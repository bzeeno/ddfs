==> flow/design.v <==
`timescale 1ns / 1ps
module fir (
    input logic clk, reset,
    input logic signed [15:0] fir_data_i,
    output logic signed [31:0] fir_data_o
);
    logic signed [15:0] tap0, tap1, tap2, tap3, tap4, tap5, tap6, tap7, tap8, tap9, tap10, tap11, tap12, tap13, tap14;
    logic signed [15:0] buff0, buff1, buff2, buff3, buff4, buff5, buff6, buff7, buff8, buff9, buff10, buff11, buff12, buff13, buff14;
    logic signed [31:0] mul0, mul1, mul2, mul3, mul4, mul5, mul6, mul7, mul8, mul9, mul10, mul11, mul12, mul13, mul14;
    logic signed [31:0] acc1, acc2, acc3, acc4, acc5, acc6, acc7, acc8, acc9, acc10, acc11, acc12, acc13, acc14;
    logic enable_fir;
    assign tap0  = -413;
    assign tap1  = -886;
    assign tap2  = -1021;
    assign tap3  = -110;
    assign tap4  = 2180;
    assign tap5  = 5360;
    assign tap6  = 8183;
    assign tap7  = 9315;
    assign tap8  = 8183;
    assign tap9  = 5360;
    assign tap10 = 2180;
    assign tap11 = -110;
    assign tap12 = -1021;
    assign tap13 = -886;
    assign tap14 = -413;
    always @(posedge clk, posedge reset)
    begin
        if (reset)
        begin
            enable_fir <= 1'b0;
        end 
        else
        begin
            enable_fir <= 1'b1;
        end
    end
    always @(posedge clk or posedge reset)
    begin
        if (reset == 1)
        begin
            buff0  <= 0;
            mul0   <= 0;
            buff1  <= 0;
            mul1   <= 0;
            buff2  <= 0;
            mul2   <= 0;
            buff3  <= 0;
            mul3   <= 0;
            buff4  <= 0;
            mul4   <= 0;
            buff5  <= 0;
            mul5   <= 0;
            buff6  <= 0;
            mul6   <= 0;
            buff7  <= 0;
            mul7   <= 0;
            buff8  <= 0;
            mul8   <= 0;
            buff9  <= 0;
            mul9   <= 0;
            buff10 <= 0;
            mul10  <= 0;
            buff11 <= 0;
            mul11  <= 0;
            buff12 <= 0;
            mul12  <= 0;
            buff13 <= 0;
            mul13  <= 0;
            buff14 <= 0;
            mul14  <= 0;
        end
        else if (enable_fir)
        begin
            buff0  <= fir_data_i;
            mul0   <= buff0 * tap0;
            buff1  <= buff0;
            mul1   <= buff1 * tap1;
            buff2  <= buff1;
            mul2   <= buff2 * tap2;
            buff3  <= buff2;
            mul3   <= buff3 * tap3;
            buff4  <= buff3;
            mul4   <= buff4 * tap4;
            buff5  <= buff4;
            mul5   <= buff5 * tap5;
            buff6  <= buff5;
            mul6   <= buff6 * tap6;
            buff7  <= buff6;
            mul7   <= buff7 * tap7;
            buff8  <= buff7;
            mul8   <= buff8 * tap8;
            buff9  <= buff8;
            mul9   <= buff9 * tap9;
            buff10 <= buff9;
            mul10  <= buff10 * tap10;
            buff11 <= buff10;
            mul11  <= buff11 * tap11;
            buff12 <= buff11;
            mul12  <= buff12 * tap12;
            buff13 <= buff12;
            mul13  <= buff13 * tap13;
            buff14 <= buff13;
            mul14  <= buff14 * tap14;
        end
    end
    always_comb 
    begin
        acc1   = mul0 + mul1;
        acc2   = acc1 + mul2;
        acc3   = acc2 + mul3;
        acc4   = acc3 + mul4;
        acc5   = acc4 + mul5;
        acc6   = acc5 + mul6;
        acc7   = acc6 + mul7;
        acc8   = acc7 + mul8;
        acc9   = acc8 + mul9;
        acc10  = acc9 + mul10;
        acc11  = acc10 + mul11;
        acc12  = acc11 + mul12;
        acc13  = acc12 + mul13;
        acc14  = acc13 + mul14;
    end
    assign fir_data_o = acc14;
endmodule
======== From RTL to reports: fir ========
What the tools print for fir, step after step.
Lines are those of the file above, counted from 1.
Library cell names are shortened.
A cell with -- has no value.
design
  design top .............................. fir
  clock port .............................. clk
  standard-cell library ................... sky130hd
  timing corner ........................... tt_025C_1v80

======== Word level ========
Source: Yosys, flattened and elaborated, memories not mapped. Widths are those after wreduce; folded enables and synchronous resets count as part of the registers. Registers that Yosys merges into a memory's read port (data or address) are not register bits. Print and check cells do not count. Equal cells are merged and count once.
storage and ports
  register bits ........................... 705
  output and inout port bits .............. 32
operators by class
  $add $sub $neg .......................... 14
  multipliers ............................. 15
operators by type and width
  cell                                                  number
  multiplier 16 x 10 -> 26 bit (second input constant)  6
  multiplier 16 x 11 -> 27 bit (second input constant)  4
  multiplier 16 x 14 -> 30 bit (second input constant)  2
  multiplier 16 x 15 -> 31 bit (second input constant)  1
  adder 32 bit                                          14
  multiplier 16 x 7 -> 23 bit (second input constant)   2

======== Logic depth ========
Depth = most cells in a row (Yosys ltp): at word level without a register or memory, in the mapped netlist without a sequential cell, where the memories' decode and read muxes count.
logic depth
  depth in word-level cells ............... 14
  ABC_AREA ................................ 0
  gate-level depth with buffers ........... 24

======== Synthesis result ========
The flow's flattened synthesis, as Yosys stat reports it; memories are mapped. The netlist is that of the ABC_AREA named above (0 if unset); the other value can give another one.
synthesis totals
  cells in the netlist .................... 7847
  cell area after synthesis ............... 77583.2 um2
  sequential part of the area ............. 15364.7 um2
  flip-flops .............................. 614
  buffer cells ............................ 139
cells by type
  cell type  number  area in all (um2)
  fa_1       1039    2.08E+04
  dfrtp_1    614     1.54E+04
  ha_1       1221    1.53E+04
  inv_1      1880    7.06E+03
  xnor2_1    308     2.7E+03
  o21ai_0    474     2.37E+03
  mux2_2     189     2.13E+03
  nand2_1    480     1.8E+03
  a21oi_1    256     1.28E+03
  a21o_1     119     893.357
  nor2_1     230     863.328
  xor2_1     69      604.33
  clkbuf_1   126     472.954
  nor3_1     93      465.446
  mux2i_1    41      410.394
  nand3_1    67      335.322
  o21bai_1   43      322.81
  a211oi_1   40      300.288
Other cell types: 60; their cells: 558.

======== Worst setup path after synthesis ========
Source: OpenSTA report_checks on the synthesized netlist (no wires, ideal clock, input and output delay 20% of the period each), path of least setup slack; recovery checks are left aside. Register names are those of the netlist, which keeps one name where synthesis merged equal registers.
timing path post-synthesis
  kind .................................... reg-to-output
  from .................................... register (name not given)
  to ...................................... output fir_data_o[31]
  period .................................. 15.4 ns
  output delay ............................ 3.080 ns
  arrival time ............................ 5.845 ns
  required time ........................... 12.320 ns
  slack ................................... 6.475 ns
  delay of the path ....................... 5.845 ns
  stages on the path ...................... 20
  synthesis period reached ................ 8.925 ns
"delay of the path" is the arrival time less input delay plus setup time.
At an output port there is no setup time.
"stages on the path" counts driving pins, that of a launching flip-flop among them; a cell with two outputs on the path counts twice.
"synthesis period reached" is the clock period less the worst setup slack; recovery checks do not enter. This is arithmetic on one report: input and output delays are still those of the set period (20% each).
between the ends, post-synthesis
  cells stage by stage .................... dfrtp_1 > inv_1 > fa_1 > inv_1 > fa_1 > fa_1 > fa_1 > fa_1 > inv_1 > fa_1 > inv_1 > ha_1 > a21oi_1 > o21ai_0 > o21ai_0 > o21a_1 > o31ai_1 > a2111oi_0 > nor2_1 > a311oi_1
RTL lines, path post-synthesis
  item              line  source
  end: declaration  5     output logic signed [31:0] fir_data_o
No chain of elaborated cells between the ends is given.

======== Path in the finished layout ========
Path of least setup slack in the final report of run 1 (OpenROAD, finished layout, wires in). Where an end is a register, its clock arrival counts in the times.
timing path post-layout
  kind .................................... reg-to-output
  from .................................... register mul8[5]
  to ...................................... output fir_data_o[30]
  period .................................. 8.97 ns
  output delay ............................ 1.79 ns
  arrival time ............................ 7.21 ns
  required time ........................... 7.18 ns
  slack ................................... -0.03 ns
  stages on the path ...................... 21
Between the ends stands the longest chain of elaborated cells between them, by number of cells; it is not shown to be the way that was timed. Of several equally long chains one is given.
A line is the first line of the expression or statement that the cell stems from. Yosys adds cells for indexed reads and writes and turns some case tables into memories.
between the ends, post-layout
  cells stage by stage .................... dfrtp_1 > fa_1 > inv_1 > fa_1 > inv_1 > fa_1 > fa_1 > fa_1 > inv_2 > fa_2 > fa_2 > nor2b_2 > o21a_1 > o21ai_2 > a221o_1 > a31oi_4 > a21oi_4 > o31a_1 > or4_1 > nand4b_1 > buf_6
  cells in the longest elaborated chain ... 7
RTL lines, path post-layout
  item                line  source
  start: declaration  9     logic signed [31:0] mul0, mul1, mul2, mul3, mul4, mul5, mul6, mul7, mul8, mul9, mul10, mul11, mul12, mul13, mu ...
  start: assignment   59    mul8   <= 0;
  start: assignment   92    mul8   <= buff8 * tap8;
  adder 32 bit        116   acc8   = acc7 + mul8;
  adder 32 bit        117   acc9   = acc8 + mul9;
  adder 32 bit        118   acc10  = acc9 + mul10;
  adder 32 bit        119   acc11  = acc10 + mul11;
  adder 32 bit        120   acc12  = acc11 + mul12;
  adder 32 bit        121   acc13  = acc12 + mul13;
  adder 32 bit        122   acc14  = acc13 + mul14;
  end: declaration    5     output logic signed [31:0] fir_data_o

Appendix: measured runs

Module fir, platform sky130hd: 2 stored runs of the flow (Yosys, OpenROAD) with differing settings, in no particular order. Input and output delays are each 20% of the period that was set; the output load is 0.01 pF.
"critical path time" is the time allowed to the run's worst setup path (the clock period less input and output delay, where it has them) less its slack. Clock arrival times count: a late capture clock shortens it, a late launch clock lengthens it.

======== run 1 ========
==> flow/run.sh <==
#!/bin/bash
# the make line also repeats the synthesis and layout settings of config.mk as NAME=value (left out here)
make -C /OpenROAD-flow-scripts/flow DESIGN_CONFIG=/design/flow/config.mk WORK_HOME=/design/flow/orfs CLKGATE_MAP_FILE= finish
==> flow/config.mk <==
export PLATFORM = sky130hd
export DESIGN_NAME = fir
export DESIGN_NICKNAME = fir
export VERILOG_FILES = /design/flow/design.v
export SDC_FILE = /design/flow/constraint.sdc
export NUM_CORES = 4
export LEC_CHECK = 0
export CAP_MARGIN = 20
export CORE_MARGIN = 5
export CORE_UTILIZATION = 19
export GPL_TIMING_DRIVEN = 0
export HOLD_SLACK_MARGIN = 0.07
export PLACE_DENSITY = 0.86
export SLEW_MARGIN = 20
export TNS_END_PERCENT = 90
==> flow/constraint.sdc <==
create_clock -name core_clock -period 8.97 [get_ports {clk}]
set_input_delay 1.7940 -clock core_clock [delete_from_list [all_inputs] [get_ports {clk}]]
set_output_delay 1.7940 -clock core_clock [all_outputs]
set_load 0.01 [all_outputs]

-------- measured, run 1 --------
  mapped cell area after synthesis ........ 77583.2 um2
  overall die area ........................ 421214.0 um2
  final design utilization ................ 0.217
  setup slack of the worst path ........... -0.032 ns
  setup total negative slack .............. -0.032 ns
  critical path time ...................... 7.21 ns
  worst setup path kind ................... reg-to-output

======== run 2 ========
==> flow/run.sh <==
#!/bin/bash
# the make line also repeats the synthesis and layout settings of config.mk as NAME=value (left out here)
make -C /OpenROAD-flow-scripts/flow DESIGN_CONFIG=/design/flow/config.mk WORK_HOME=/design/flow/orfs CLKGATE_MAP_FILE= finish
==> flow/config.mk <==
export PLATFORM = sky130hd
export DESIGN_NAME = fir
export DESIGN_NICKNAME = fir
export VERILOG_FILES = /design/flow/design.v
export SDC_FILE = /design/flow/constraint.sdc
export NUM_CORES = 4
export LEC_CHECK = 0
export ABC_AREA = 1
export CAP_MARGIN = 20
export CELL_PAD_IN_SITES_DETAIL_PLACEMENT = 1
export CELL_PAD_IN_SITES_GLOBAL_PLACEMENT = 2
export CORE_ASPECT_RATIO = 0.72
export CORE_MARGIN = 3
export CORE_UTILIZATION = 36
export GPL_ROUTABILITY_DRIVEN = 0
export MIN_ROUTING_LAYER = met1
export PLACE_DENSITY_LB_ADDON = 0.17
export SETUP_SLACK_MARGIN = -0.23
export SLEW_MARGIN = 20
export TNS_END_PERCENT = 60
==> flow/constraint.sdc <==
create_clock -name core_clock -period 7.37 [get_ports {clk}]
set_input_delay 1.4740 -clock core_clock [delete_from_list [all_inputs] [get_ports {clk}]]
set_output_delay 1.4740 -clock core_clock [all_outputs]
set_load 0.01 [all_outputs]

-------- measured, run 2 --------
  mapped cell area after synthesis ........ 85751.0 um2
  overall die area ........................ 244166.0 um2
  final design utilization ................ 0.399
  setup slack of the worst path ........... -0.137 ns
  setup total negative slack .............. -1.059 ns
  critical path time ...................... 6.03 ns
  worst setup path kind ................... reg-to-output
